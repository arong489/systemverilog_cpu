==> flow/design.v <==
`timescale 1ns/1ps
package databus;
    typedef enum logic [5:0] {
        R_format= 6'b000000,
        ori     = 6'b001101,
        sw      = 6'b101011,
        lw      = 6'b100011,
        beq     = 6'b000100,
        lui     = 6'b001111,
        j       = 6'b000010,
        jal     = 6'b000011,
        addi    = 6'b001000,
        andi    = 6'b001100,
        lh      = 6'b100001,
        sh      = 6'b101001,
        lb      = 6'b100000,
        sb      = 6'b101000,
        bne     = 6'b000101,
        cop0    = 6'b010000
    } OPCODE;
    typedef enum logic [5:0] {
        add     = 6'b100000,
        sub     = 6'b100010,
        sll     = 6'b000000,
        jalr    = 6'b001001,
        jr      = 6'b001000,
        andv    = 6'b100100,
        orv     = 6'b100101,
        slt     = 6'b101010,
        sltu    = 6'b101011,
        mult    = 6'b011000,
        multu   = 6'b011001,
        div     = 6'b011010,
        divu    = 6'b011011,
        mfhi    = 6'b010000,
        mflo    = 6'b010010,
        mthi    = 6'b010001,
        mtlo    = 6'b010011,
        syscall = 6'b001100
    } FUNC;
    parameter ALUop_Width = 4;
    typedef enum logic [ALUop_Width-1:0] {  
        ALU_sllv,   ALU_srav,   ALU_srlv,   ALU_add,
        ALU_sub,    ALU_and,    ALU_or,     ALU_xor,
        ALU_nor,    ALU_slt,    ALU_sltu,   ALU_sll,
        ALU_sra,    ALU_srl
    } ALUOPTION;
    parameter MDVop_Width = 4;
    typedef enum logic [MDVop_Width-1:0] {
        MDV_mult,   MDV_multu,  MDV_div,    MDV_divu,
        MDV_mfhi,   MDV_mflo,   MDV_mthi,   MDV_mtlo
    } MDVOPTION;
    parameter EXTop_Width = 2;
    typedef enum logic [EXTop_Width-1:0] {
        EXT_zero,   EXT_sig,    EXT_lui
    } EXTOPTION;
    parameter PC_cal_SelWidth = 2;
    typedef enum logic [PC_cal_SelWidth-1:0] {
        PCbranch,   PCjump
    } PC_cal_Sel_Sig;
    parameter PCSrc_SelWidth = 2;
    typedef enum logic [PCSrc_SelWidth-1:0] {
        PC4,    iPC,    jrPC,   ePC4
    } PCSrc_Sel_Sig;
    parameter RegDst_SelWidth = 2;
    typedef enum logic [RegDst_SelWidth-1:0] {
        rs,     rt,     rd,     ra
    } RegDst_Sel_Sig;
    parameter ALUsrc_SelWidth = 1;
    typedef enum logic [ALUsrc_SelWidth-1:0] {
        R_rt,   Imm
    } ALUsrc_Sel_Sig;
    parameter toReg_SelWidth = 2;
    typedef enum logic [toReg_SelWidth-1:0] {
        wEXans,     wMEMans,     wImm,    wPC8
    } toReg_Sel_Sig;
    typedef enum logic [4:0] {
        INT     = 0,     
        AdEL    = 4,
        AdES    = 5,
        Syscall = 8,
        RI      = 10,
        Ov      = 12
    } ExcCode_Define;
    typedef struct packed {
        OPCODE opcode;
        logic [4:0] rs,rt,rd,shamet;
        FUNC func;
        logic [25:0] _26_bit_imm;
    } ORDER;
    typedef struct packed {
        EXTOPTION EXTop;
        PCSrc_Sel_Sig PCSrc_Sel;
        PC_cal_Sel_Sig PC_cal_Sel;
        logic eret;
    } IDSIGNAL;
    typedef struct packed {
        ALUsrc_Sel_Sig ALUsrc_Sel;
        ALUOPTION ALUop;
        MDVOPTION MDVop;
        logic EX_ans_Sel;
        logic start;
    } EXSIGNAL;
    typedef struct packed {
        logic [31:0] R_rs,R_rt,Imm,PC;
        logic [4:0] shamet;
        ExcCode_Define ExcCode;
    } EXDATA;
    typedef struct packed {
        logic CPO_WE;
        logic MEM_ans_Sel;
        logic BD;
    } MEMSIGNAL;
    typedef struct packed {
        logic [31:0] EX_ans,R_rt,Imm,PC;
        logic overflow;
        ExcCode_Define ExcCode;
    } MEMDATA;
    typedef struct packed {
        OPCODE opcode;
        logic [4:0] rs,rt,rd;
        FUNC func;
        toReg_Sel_Sig toReg_Sel;
        RegDst_Sel_Sig RegDst_Sel;
        logic GRF_WE;
        logic ismfc0;
        logic ismtc0;
        logic [31:0] ins;
    } WBSIGNAL;
    typedef struct packed {
        logic [31:0] EX_ans,MEM_ans,Imm,PC;
        logic clear;
    } WBDATA;
    typedef struct packed {
        logic [2:0] forfuture1;
        logic CU0;
        logic [11:0] forfuture2;
        logic [5:0] IM;    
        logic [7:0] forfuture3;
        logic EXL;       
        logic IE;        
    } State_Register;
    typedef struct packed {
        logic BD;        
        logic [14:0] forfuture1;
        logic [5:0] IP; 
        logic [2:0] forfuture2;
        ExcCode_Define ExcCode; 
        logic [1:0] forfuture3;
    } Cause_Register;
endpackage
`timescale 1ns / 1ps
module TC(
    input clk,
    input reset,
    input [31:2] Addr, 
    input WE,		 
    input [31:0] Din, 
    output [31:0] Dout, 
    output IRQ 
    );
	reg [1:0] state;
	reg [31:0] mem [2:0]; 
	reg _IRQ;
	assign IRQ = mem[0][3] & _IRQ;
	assign Dout = mem[Addr[3:2]];
	wire [31:0] load = Addr[3:2] == 0 ? {28'h0, Din[3:0]} : Din;
	integer i;
	always @(posedge clk) begin
		if(reset) begin
			state <= 0; 
			for(i = 0; i < 3; i = i+1) mem[i] <= 0;
			_IRQ <= 0;
		end
		else if(WE) begin
			mem[Addr[3:2]] <= load;
		end
		else begin
			case(state)
				2'b00 : if(mem[0][0]) begin
					state <= 2'b01;
					_IRQ <= 1'b0;
				end
				2'b01 : begin
					mem[2] <= mem[1];
					state <= 2'b10;
				end
				2'b10  :
					if(mem[0][0]) begin
						if(mem[2] > 1) mem[2] <= mem[2]-1;
						else begin
							mem[2] <= 0;
							state <= 2'b11;
							_IRQ <= 1'b1;
						end
					end
					else state <= 2'b00;
				default : begin
					if(mem[0][2:1] == 2'b00) mem[0][0] <= 1'b0;
					else _IRQ <= 1'b0;
					state <= 2'b00;
				end
			endcase
		end
	end
endmodule
Reports on TC --
What the tools print for TC, step after step. Line numbers count from 1 in the design file above. Operators carry their Yosys type and port widths (W data, S select, Z words). Library cell names are shortened. A cell with -- has no value.
Design: design top TC, clock clk, standard-cell library sky130hd, library corner tt_025C_1v80

Elaborated design --
Counts by Yosys on the flattened word-level netlist (proc, flatten, opt, wreduce; memories kept). Register bits leave out memories and registers merged into their read ports (data or address). Print and check cells are left out. Cells with the same type and inputs are merged into one. Yosys's memory passes give these memory sizes; they may raise the number of words (mostly to a power of two), join words into wider ones and drop unused or constant bits.
Word-level totals: RAM bits 128, register bits after elaboration 3, bits of input ports 65, memory cells 1, cells after elaboration 79
Cells by class: reductions and logical operators 8, order comparisons 1, multiplexer cells 54, bitwise gates (word level) 5, equality and inequality tests 7, $add $sub $neg 1
Memories:
- mem | words 4, bits a word 32, line 163 | reg [31:0] mem [2:0];
Operators with widths (count):
- $mux W32 | 19
- $reduce_or A32 Y1 | 2
- $sub A32 B1 Y32 const B | 1
- $gt A32 B1 Y1 const B | 1
- $mux W1 | 25
- $mux W2 | 8
- $ne A2 B2 Y1 const B | 3
- $logic_not A2 Y1 | 3
- $reduce_and A6 Y1 | 1
- $pmux W2 S3 | 1
- $ne A3 B1 Y1 const B | 1
- $ne A3 B3 Y1 const B | 1
- $reduce_and A3 Y1 | 1
- $reduce_or A3 Y1 | 1
- $pmux W1 S3 | 1
- $or A1 B1 Y1 | 2
- $not A1 Y1 | 2
- $eq A2 B1 Y1 const B | 1
- $eq A2 B2 Y1 const B | 1
- $and A1 B1 Y1 | 1

Logic depth --
Yosys ltp: most cells in a row. Word level: on the elaborated netlist, between registers, memories and ports. Mapped: between sequential cells and ports; inverters and the memories' decode and read muxes count.
Depth: depth in word-level cells 11, ABC_AREA 0, mapped depth 9

Netlist --
Source: synth_stat.txt of the flow (Yosys; design flattened, memories mapped). It holds for the ABC_AREA given above (unset counts as 0); a run with the other value may have another netlist.
Cell types (count):
- edfxtp_1 | 128
- mux4_2 | 32
- nor2_1 | 81
- xor2_1 | 19
- nand2_1 | 43
- nand3_1 | 30
- nor3_1 | 24
- clkbuf_1 | 31
- a21oi_1 | 20
- dfxtp_1 | 5
- and2_1 | 14
- nor4_1 | 13
- a221oi_1 | 9
- and3_1 | 12
- xnor2_1 | 8
- nor4_2 | 4
- or4_1 | 6
- or3_1 | 6
Other cell types: 36; their cells: 67.
Mapped netlist: chip area (Yosys) 6796.5 sq um, flip-flops 133, cell count 552, sequential part of the area 3943.8 sq um

Timing after synthesis --
Path of least setup slack by OpenSTA after synthesis, without wires, with an ideal clock, recovery checks aside; 20% of the period is set as input and as output delay. Where synthesis merged equal registers, the netlist keeps one of their names.
Path post-synthesis: path type input to register, start point input Addr[2], end point memory mem[0][0], clock period 4.88 ns, data arrival time 4.306 ns, time at the first pin 0.976 ns, delay of the path 3.632 ns, stages on the path 5, setup slack 0.272 ns, buffers on the path 2, synthesis period reached 4.608 ns
"delay of the path" = arrival - input delay + setup time. "stages on the path": output pins that drive a net of the path, with the launching flip-flop's if there is one; two outputs of one cell count as two. "synthesis period reached" is the clock period less the worst setup slack; recovery checks do not enter. This is arithmetic on one report: input and output delays are still those of the set period (20% each). The rows between start and end are the longest chain of elaborated cells between them; the timing report does not say that the signal goes this way. Where chains are equally long, one stands for them. A line is the first line of the expression or statement that the cell stems from. Yosys adds cells for indexed reads and writes and turns some case tables into memories. The path ends at the enable pin of a flip-flop; only ways to that pin are counted.
Between the ends, post-synthesis: path through clkbuf_1 or2_2 clkbuf_1 o21ai_0 nand2b_1, length of the longest elaborated chain 4
RTL lines, path post-synthesis:
- start: declaration | line 156 | input [31:2] Addr,
- $mux W2 | line 175 | else if(WE) begin
- $mux W2 | line 170 | if(reset) begin
- $mux W2 (2 in a row)
- end: declaration | line 163 | reg [31:0] mem [2:0];

Worst path after layout --
Path of least setup slack in the final report of flow run A (OpenROAD, finished layout, wires in). Where an end is a register, its clock arrival counts in the times.
Path after layout: path type input to output, start point input Addr[2], end point output Dout[22], stages on the path 4, data arrival time 3.90 ns, clock period 7.84 ns, external output delay 1.57 ns, time at the first pin 1.57 ns, buffers on the path 3, setup slack 2.38 ns
The rows between start and end are the longest chain of elaborated cells between them; the timing report does not say that the signal goes this way. Where chains are equally long, one stands for them. A memory read counts as a cell of the chain, while the word-level depth stops at memories.
Between the ends, after layout: path through buf_2 buf_4 mux4_2 clkdlybuf4s50_1, length of the longest elaborated chain 1
RTL lines, path after layout:
- start: declaration | line 156 | input [31:2] Addr,
- $mem_v2 Z4 W32 | line 163 | reg [31:0] mem [2:0];
- end: declaration | line 159 | output [31:0] Dout,

--- measured runs ---
Measured results for TC: 2 stored runs of the Yosys and OpenROAD flow on sky130hd. The settings differ; the order carries no meaning. The constraints put input and output delay at 20% of the set period each and load the outputs with 0.01 pF.
"period reached" is the run's clock period less its worst setup slack. It is reckoned from that one timing run; input and output delays stay at 20% of the period that was set.
"worst setup path time" = time allowed to the worst setup path (clock period - input delay - output delay, where it has them) - its slack; a late launch clock adds to it, a late capture clock takes from it.
"total power after layout" rests on the timing tool's default activity at the inputs, not on a simulated workload.

* Flow run A | settings: period_ns 7.84; CORE_UTILIZATION 17; SETUP_SLACK_MARGIN -0.22; PLACE_DENSITY_LB_ADDON 0.2; CELL_PAD_IN_SITES_DETAIL_PLACEMENT 0; TNS_END_PERCENT 5; ABC_AREA 0; CTS_CLUSTER_SIZE 96; CAP_MARGIN 0; MIN_ROUTING_LAYER met2; CORE_MARGIN 2; SLEW_MARGIN 20 | results: period reached 5.465 ns; total power after layout 1801 uW; worst setup path time 2.33 ns; worst setup path kind input to output; die size 41595.6 sq um; final worst hold slack 0.445 ns; standard-cell area after routing 8793.4 sq um; total negative slack on setup checks 0.000 ns; worst setup slack after layout 2.375 ns; Yosys chip area after synthesis 6796.5 sq um
* Flow run B | settings: period_ns 3.06; CORE_UTILIZATION 62; SETUP_SLACK_MARGIN 0.83; PLACE_DENSITY_LB_ADDON 0.06; CORE_ASPECT_RATIO 1.56; TNS_END_PERCENT 30; CTS_CLUSTER_SIZE 49; CAP_MARGIN 20; MAX_ROUTING_LAYER met5; CORE_MARGIN 2; SLEW_MARGIN 20 | results: period reached 2.606 ns; total power after layout 4923 uW; worst setup path time 2.61 ns; worst setup path kind register to register; die size 11836.2 sq um; final worst hold slack 0.466 ns; standard-cell area after routing 9484.1 sq um; total negative slack on setup checks 0.000 ns; worst setup slack after layout 0.454 ns; Yosys chip area after synthesis 6796.5 sq um
--- end ---
